==> flow/design.v <==
module register(DataOut, DataIn, Enable, ReadWrite, Clock);
input	Enable, ReadWrite, Clock;
input 	[255:0] DataIn;
output 	reg [255:0] DataOut;
reg		[255:0] MemArray;
always @ (posedge Clock)
	if (Enable)	
		begin
			if(ReadWrite) DataOut = MemArray;
			else MemArray = DataIn;
		end
	else
		DataOut = 255'bz;
endmodule
# Tool chain data of register
# What the tools print for register, step after step.
# Lines are those of the file above, counted from 1.
inputs:
  top: "register"
  clock_port: "Clock"
  lib: "sky130hd"
  lib_corner: "tt_025C_1v80"

# Elaborated design
# Counts by Yosys on the flattened word-level netlist (proc, flatten, opt, wreduce; memories kept). Register bits leave out memories and registers merged into their read ports (data or address). Print and check cells are left out. Cells with the same type and inputs are merged into one.
bits:
  register_bits: 512
  latch_bits: 0
  ramBits: 0
  rom_bits: 0
  clocked_rd_ports_x_width: 0
  mem_count: 0
  inputBits: 259
  output_inout_bits: 256
  word_cells: 8
op_classes:
  add_sub_neg: 0
  n_mul: 0
  div_mod_pow: 0
  n_cmp: 0
  eq_ne: 1
  shifts: 0
  n_mux: 2
  bitwise: 1
  reduce_logical: 1
ops:
  columns: ["operator", "count"]
  rows:
  - ["2-to-1 mux 256 bit", 1]
  - ["2-to-1 mux 255 bit", 1]
  - ["inequality test 2 x 1 -> 1 bit (second input constant)", 1]
  - ["AND reduction 2 bit", 1]
  - ["NOT 1 bit", 1]

# Logic depth
# Longest topological path by Yosys (ltp), each cell counted once; first at word level (registers and memories cut), then after technology mapping (sequential cells cut; the memories' decode and read muxes count).
logic_depth:
  depth_word: 2
  abc_area: 1
  depth_mapped: 4
  ltp_nobuf: 4

# Synthesis result
# Yosys stat after the flow's synthesis: flattened, memories mapped to cells. It holds for the ABC_AREA given above (unset counts as 0); a run with the other value may have another netlist.
# The area totals of this step are shown rounded.
mapped:
  cell_count: 520
  area_um2: 15400
  seq_area_um2: 15400
  ff_cells: 512
  n_buf: 0
by_type:
  columns: ["cell_type", "count", "type_area_um2"]
  rows:
  - ["sky130_fd_sc_hd__edfxtp_1", 511, 1.53E+04]
  - ["sky130_fd_sc_hd__dfxtp_1", 1, 20.019]
  - ["sky130_fd_sc_hd__inv_1", 3, 11.261]
  - ["sky130_fd_sc_hd__nand2_1", 2, 7.507]
  - ["sky130_fd_sc_hd__nor2_1", 2, 7.507]
  - ["sky130_fd_sc_hd__nor2_2", 1, 6.256]

# Path before layout
# Source: OpenSTA report_checks on the synthesized netlist (no wires, ideal clock, input and output delay 20% of the period each), path of least setup slack; recovery checks are left aside. Register names are those of the netlist, which keeps one name where synthesis merged equal registers.
synth_timing:
  path_type: "in2reg"
  start: "input port ReadWrite"
  end: "register DataOut[0]"
  tclk_ns: 21.5
  input_delay_ns: 4.300
  setup_ns: 0.228
  launch_ns: 4.300
  arrival_ns: 22.839
  t_required_ns: 21.272
  path_slack_ns: -1.567
  path_delay_ns: 18.767
  driving_pins: 2
  n_path_buf: 0
  synth_period_reached_ns: 23.067
# "path_delay_ns" is the arrival time less input delay plus setup time.
# "driving_pins": output pins that drive a net of the path, with the launching flip-flop's if there is one; two outputs of one cell count as two.
# "synth_period_reached_ns" = period - worst setup slack (recovery checks aside). The figure is calculated, with input and output delays left at 20% of the set period.
# The rows between start and end are the longest chain of elaborated cells between them; the timing report does not say that the signal goes this way. Where chains are equally long, one stands for them.
# A line is the first line of the expression or statement that the cell stems from. Yosys adds cells for indexed reads and writes and turns some case tables into memories.
# The path ends at the enable pin of a flip-flop; only ways to that pin are counted.
synth_between:
  cell_sequence: "sky130_fd_sc_hd__nor2_2 > sky130_fd_sc_hd__inv_1"
  elab_chain_len: 1
  cells_between: 1
  lines_between: 0
  cone_classes: "1 x eq/ne"
synth_rtl:
  columns: ["element", "line", "text"]
  rows:
  - ["start, declared", 2, "input Enable, ReadWrite, Clock;"]
  - ["inequality test 2 x 1 -> 1 bit", null, null]
  - ["end, assigned", 9, "if(ReadWrite) DataOut = MemArray;"]
  - ["end, assigned", 13, "DataOut = 255'bz;"]
  - ["end, declared", 4, "output reg [255:0] DataOut;"]

# Timing after layout
# Path of least setup slack in the final report of flow run A (OpenROAD, finished layout, wires in). Where an end is a register, its clock arrival counts in the times.
layout_timing:
  path_type: "in2reg"
  start: "input port Enable"
  end: "register MemArray[249]"
  tclk_ns: 11.5
  input_delay_ns: 2.30
  setup_ns: 0.35
  launch_ns: 2.30
  arrival_ns: 5.52
  t_required_ns: 11.70
  path_slack_ns: 6.18
  driving_pins: 6
  n_path_buf: 4
# The rows between start and end are the longest chain of elaborated cells between them; the timing report does not say that the signal goes this way. Where chains are equally long, one stands for them.
layout_between:
  cell_sequence: "sky130_fd_sc_hd__clkdlybuf4s50_1 > sky130_fd_sc_hd__inv_12 > sky130_fd_sc_hd__nor2_4 > sky130_fd_sc_hd__buf_4 > sky130_fd_sc_hd__buf_4 > sky130_fd_sc_hd__buf_4"
  elab_chain_len: 1
  cells_between: 1
  lines_between: 0
  cone_classes: "1 x reduce/logical"
layout_rtl:
  columns: ["element", "line", "text"]
  rows:
  - ["start, declared", 2, "input Enable, ReadWrite, Clock;"]
  - ["AND reduction 2 bit", null, null]
  - ["end, assigned", 10, "else MemArray = DataIn;"]
  - ["end, declared", 5, "reg [255:0] MemArray;"]

# Design register on sky130hd. What follows are 2 stored runs of the flow, each under its own settings; their order means nothing. The constraints put input and output delay at 20% of the set period each and load the outputs with 0.01 pF.
# "timing.achieved_period_ns" is the run's clock period less its worst setup slack. It is reckoned from that one timing run; input and output delays stay at 20% of the period that was set.
# "timing.worst_path_ns" means the part of the period allowed to the worst setup path (the constraints hold back 20% at inputs and 20% at outputs) less its slack; where the path has registers, the arrival times of their clocks count too.
# "power_mw" rests on the timing tool's default activity at the inputs, not on a simulated workload.
# Measured values are rounded.
runs:
  - name: "flow run A"
    settings:
      period_ns: 11.5
      CORE_UTILIZATION: 16
      HOLD_SLACK_MARGIN: 0.24
      CELL_PAD_IN_SITES_GLOBAL_PLACEMENT: 2
      ABC_AREA: 1
      CTS_CLUSTER_SIZE: 44
      CTS_CLUSTER_DIAMETER: 252
      CAP_MARGIN: 20
      SLEW_MARGIN: 0
      MAX_ROUTING_LAYER: "met5"
      CORE_MARGIN: 2
    results:
      post_synth_area_um2: 15400
      design.die.area_um2: 98700
      finalCellArea_um2: 22600
      utilization_frac: 0.238
      worstSetupSlack_ns: 6.18
      tns_setup_ns: 0.000
      timing.hold.ws_ns: 0.421
      power_mw: 3.39
      timing.achieved_period_ns: 5.317
      timing.worst_path_ns: 3.02
      worst_path_kind: "in2reg"
  - name: "flow run B"
    settings:
      period_ns: 10.9
      CAP_MARGIN: 20
      CORE_MARGIN: 2
      CORE_UTILIZATION: 40
      SLEW_MARGIN: 20
    results:
      post_synth_area_um2: 15400
      design.die.area_um2: 40100
      finalCellArea_um2: 22900
      utilization_frac: 0.607
      worstSetupSlack_ns: 6.08
      tns_setup_ns: 0.000
      timing.hold.ws_ns: 0.414
      power_mw: 4.45
      timing.achieved_period_ns: 4.819
      timing.worst_path_ns: 2.64
      worst_path_kind: "in2reg"
