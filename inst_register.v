==> flow/design.v <==
module inst_register(DataOut, Enable, Clock, Address);
input	Enable, Clock;
input	[3:0] Address;
output 	reg [31:0] DataOut;
reg		[31:0] MemArray [0:15];
always @ (posedge Clock)
	if (Enable)	
		begin
			DataOut = MemArray[Address];
		end
	else
		DataOut = 32'bz;
initial begin	  
MemArray[0]  = 32'b00000001_00000001_00010001_00100001;	 	 
MemArray[1]  = 32'b00000010_00100001_00000001_00110001;		 
MemArray[2]  = 32'b00000101_00100001_00000010_01000001;	     
MemArray[3]  = 32'b00000100_01000001_01110010_00000010;      
MemArray[4]  = 32'b00000011_00000010_01000001_01010001;      
MemArray[5]  = 32'b11111111_00000000_00000000_00000000;      
MemArray[6]  = 32'b00000000_00000000_00000000_00000000;
MemArray[7]  = 32'b00000000_00000000_00000000_00000000;
MemArray[8]  = 32'b00000000_00000000_00000000_00000000;
MemArray[9]  = 32'b00000000_00000000_00000000_00000000;
MemArray[10] = 32'b00000000_00000000_00000000_00000000;
MemArray[11] = 32'b00000000_00000000_00000000_00000000;
MemArray[12] = 32'b00000000_00000000_00000000_00000000;
MemArray[13] = 32'b00000000_00000000_00000000_00000000;
MemArray[14] = 32'b00000000_00000000_00000000_00000000;
MemArray[15] = 32'b00000000_00000000_00000000_00000000;
end
endmodule
Reports on inst_register
The steps from the RTL of inst_register to its reports follow in flow order.
Line numbers count from 1 in the design file above.
Cell names lack the library's common part.
{ "inputs": {"top_module": "inst_register", "clk_port": "Clock", "library": "sky130hd", "pvt_corner": "tt_025C_1v80"} }

After elaboration
Source: Yosys, flattened and elaborated, memories not mapped. Widths are those after wreduce; folded enables and synchronous resets count as part of the registers. Registers that Yosys merges into a memory's read port (data or address) are not register bits. Print and check cells do not count. Equal cells are merged and count once.
Yosys's memory passes give these memory sizes; they may raise the number of words (mostly to a power of two), join words into wider ones and drop unused or constant bits.
{ "op_classes": {"add_sub_neg": 0, "multipliers": 0, "div_mod_pow": 0, "cmp": 0, "equal": 0, "shift": 0, "muxes": 1, "n_logic": 0, "n_reduce_logical": 0} }
{ "op_table": {"columns": ["cell", "n"], "rows": [
  ["2-to-1 mux 32 bit", 1]
]} }
{ "word_totals": {"regBits": 32, "latch_bits": 0, "ramBits": 0, "mem_bits_ro": 352, "clocked_rd_ports_x_width": 0, "mem_count": 1, "input_bits": 6, "out_inout_bits": 32, "elab_cells": 3} }
{ "memory_table": {"columns": ["memory", "size", "word_bits", "read_ports", "wr", "line", "rtl"], "rows": [
  ["MemArray", 16, 22, 1, 0, 5, "reg [31:0] MemArray [0:15];"]
]} }

Longest topological paths
Yosys ltp: most cells in a row. Word level: on the elaborated netlist, between registers, memories and ports. Mapped: between sequential cells and ports; inverters and the memories' decode and read muxes count.
{ "logic_depth": {"ltp_word": 1, "abc_area": 0, "depth_mapped": 4, "ltp_nobuf": 4} }

Mapped cells and area
The flow's flattened synthesis, as Yosys stat reports it; memories are mapped. The netlist is that of the ABC_AREA named above (0 if unset); the other value can give another one.
{ "mapped": {"stdcells": 68, "synth_area_mm2": 0.0007119, "seqArea_mm2": 0.0003203, "ff_cells": 16, "buf_cells": 18} }
{ "by_type": {"columns": ["type", "n", "area_total_um2"], "rows": [
  ["dfxtp_1", 16, 320.307],
  ["buf_4", 17, 127.622],
  ["ha_1", 5, 62.56],
  ["a21oi_2", 4, 35.034],
  ["nand2b_1", 4, 25.024],
  ["nor3_2", 2, 20.019],
  ["o21a_1", 2, 15.014],
  ["nor2b_4", 1, 13.763],
  ["and2_1", 2, 12.512],
  ["nand2_2", 2, 12.512],
  ["nor2b_1", 2, 12.512],
  ["buf_6", 1, 11.261],
  ["nor2_1", 3, 11.261],
  ["nor3_1", 2, 10.01],
  ["inv_1", 2, 7.507],
  ["nor2_2", 1, 6.256],
  ["a21oi_1", 1, 5.005],
  ["conb_1", 1, 3.754]
]} }

Path before layout
OpenSTA on the mapped netlist: ideal clock, no wires. The path of least setup slack (recovery checks aside). Input and output delay are each 20% of the period. Register names are those of the netlist, which keeps one name where synthesis merged equal registers.
{ "synth_timing": {"kind": "input to register", "startpoint": "in Address[0]", "endpoint": "reg DataOut[21]", "tclk_ns": 1.24, "in_delay_ns": 0.248, "setup_time_ns": 0.115, "t_first_pin_ns": 0.248, "arrival_time_ns": 0.706, "required_ns": 1.125, "path_slack_ns": 0.419, "delay_ns": 0.573, "path_stages": 3, "n_path_buf": 0, "synth_period_reached_ns": 0.821} }
"delay_ns" is the arrival time less input delay plus setup time.
"path_stages": output pins that drive a net of the path, with the launching flip-flop's if there is one; two outputs of one cell count as two.
"synth_period_reached_ns" = period - worst setup slack (recovery checks aside). The figure is calculated, with input and output delays left at 20% of the set period.
Between the ends stands the longest chain of elaborated cells between them, by number of cells; it is not shown to be the way that was timed. Of several equally long chains one is given.
Each line given opens the expression or statement behind the cell; cells for indexed reads and writes are added by Yosys, which also makes memories of some case tables.
The chain passes a memory read, where the word-level depth is cut; so it can be longer than that depth.
{ "synth_via": {"path_cell_list": "inv_1 > ha_1 > and2_1", "elab_chain_len": 2, "cells_between": 2, "cone_lines": 2, "cone_classes": "1 x mux; 1 x memory"} }
{ "synth_rtl": {"columns": ["item", "line", "rtl"], "rows": [
  ["start: declaration", 3, "input [3:0] Address;"],
  ["memory (16 x 22 bit)", 5, "reg [31:0] MemArray [0:15];"],
  ["2-to-1 mux 32 bit", 7, "if (Enable)"],
  ["end: assignment", 9, "DataOut = MemArray[Address];"],
  ["end: assignment", 12, "DataOut = 32'bz;"],
  ["end: declaration", 4, "output reg [31:0] DataOut;"]
]} }

Subject: inst_register on sky130hd, stored results

Hello all,

Module inst_register, platform sky130hd: 2 stored runs of the flow (Yosys, OpenROAD) with differing settings, in no particular order. Input and output delays are each 20% of the period that was set; the output load is 0.01 pF.
[
  {
    "run": "flow run A",
    "settings": { "period_ns": 0.59, "CORE_UTILIZATION": 43, "SETUP_SLACK_MARGIN": 0.05, "PLACE_DENSITY_LB_ADDON": 0.23, "CORE_ASPECT_RATIO": 0.55, "CORE_MARGIN": 2, "CELL_PAD_IN_SITES_DETAIL_PLACEMENT": 1, "CAP_MARGIN": 40, "MIN_ROUTING_LAYER": "met2", "MAX_ROUTING_LAYER": "met4", "SLEW_MARGIN": 20 },
    "outcome": "no results, floorplanning failed with PDN-0185"
  },
  {
    "run": "flow run B",
    "settings": { "period_ns": 0.491, "CORE_UTILIZATION": 46, "SETUP_SLACK_MARGIN": -0.04, "PLACE_DENSITY_LB_ADDON": 0.17, "CELL_PAD_IN_SITES_GLOBAL_PLACEMENT": 3, "CELL_PAD_IN_SITES_DETAIL_PLACEMENT": 1, "ABC_AREA": 1, "GPL_TIMING_DRIVEN": 1, "CTS_CLUSTER_SIZE": 74, "CTS_CLUSTER_DIAMETER": 156, "SLEW_MARGIN": 10, "MAX_ROUTING_LAYER": "met4", "CAP_MARGIN": 20, "CORE_MARGIN": 2 },
    "outcome": "no results, placement failed with FLW-0024"
  }
]

Thanks
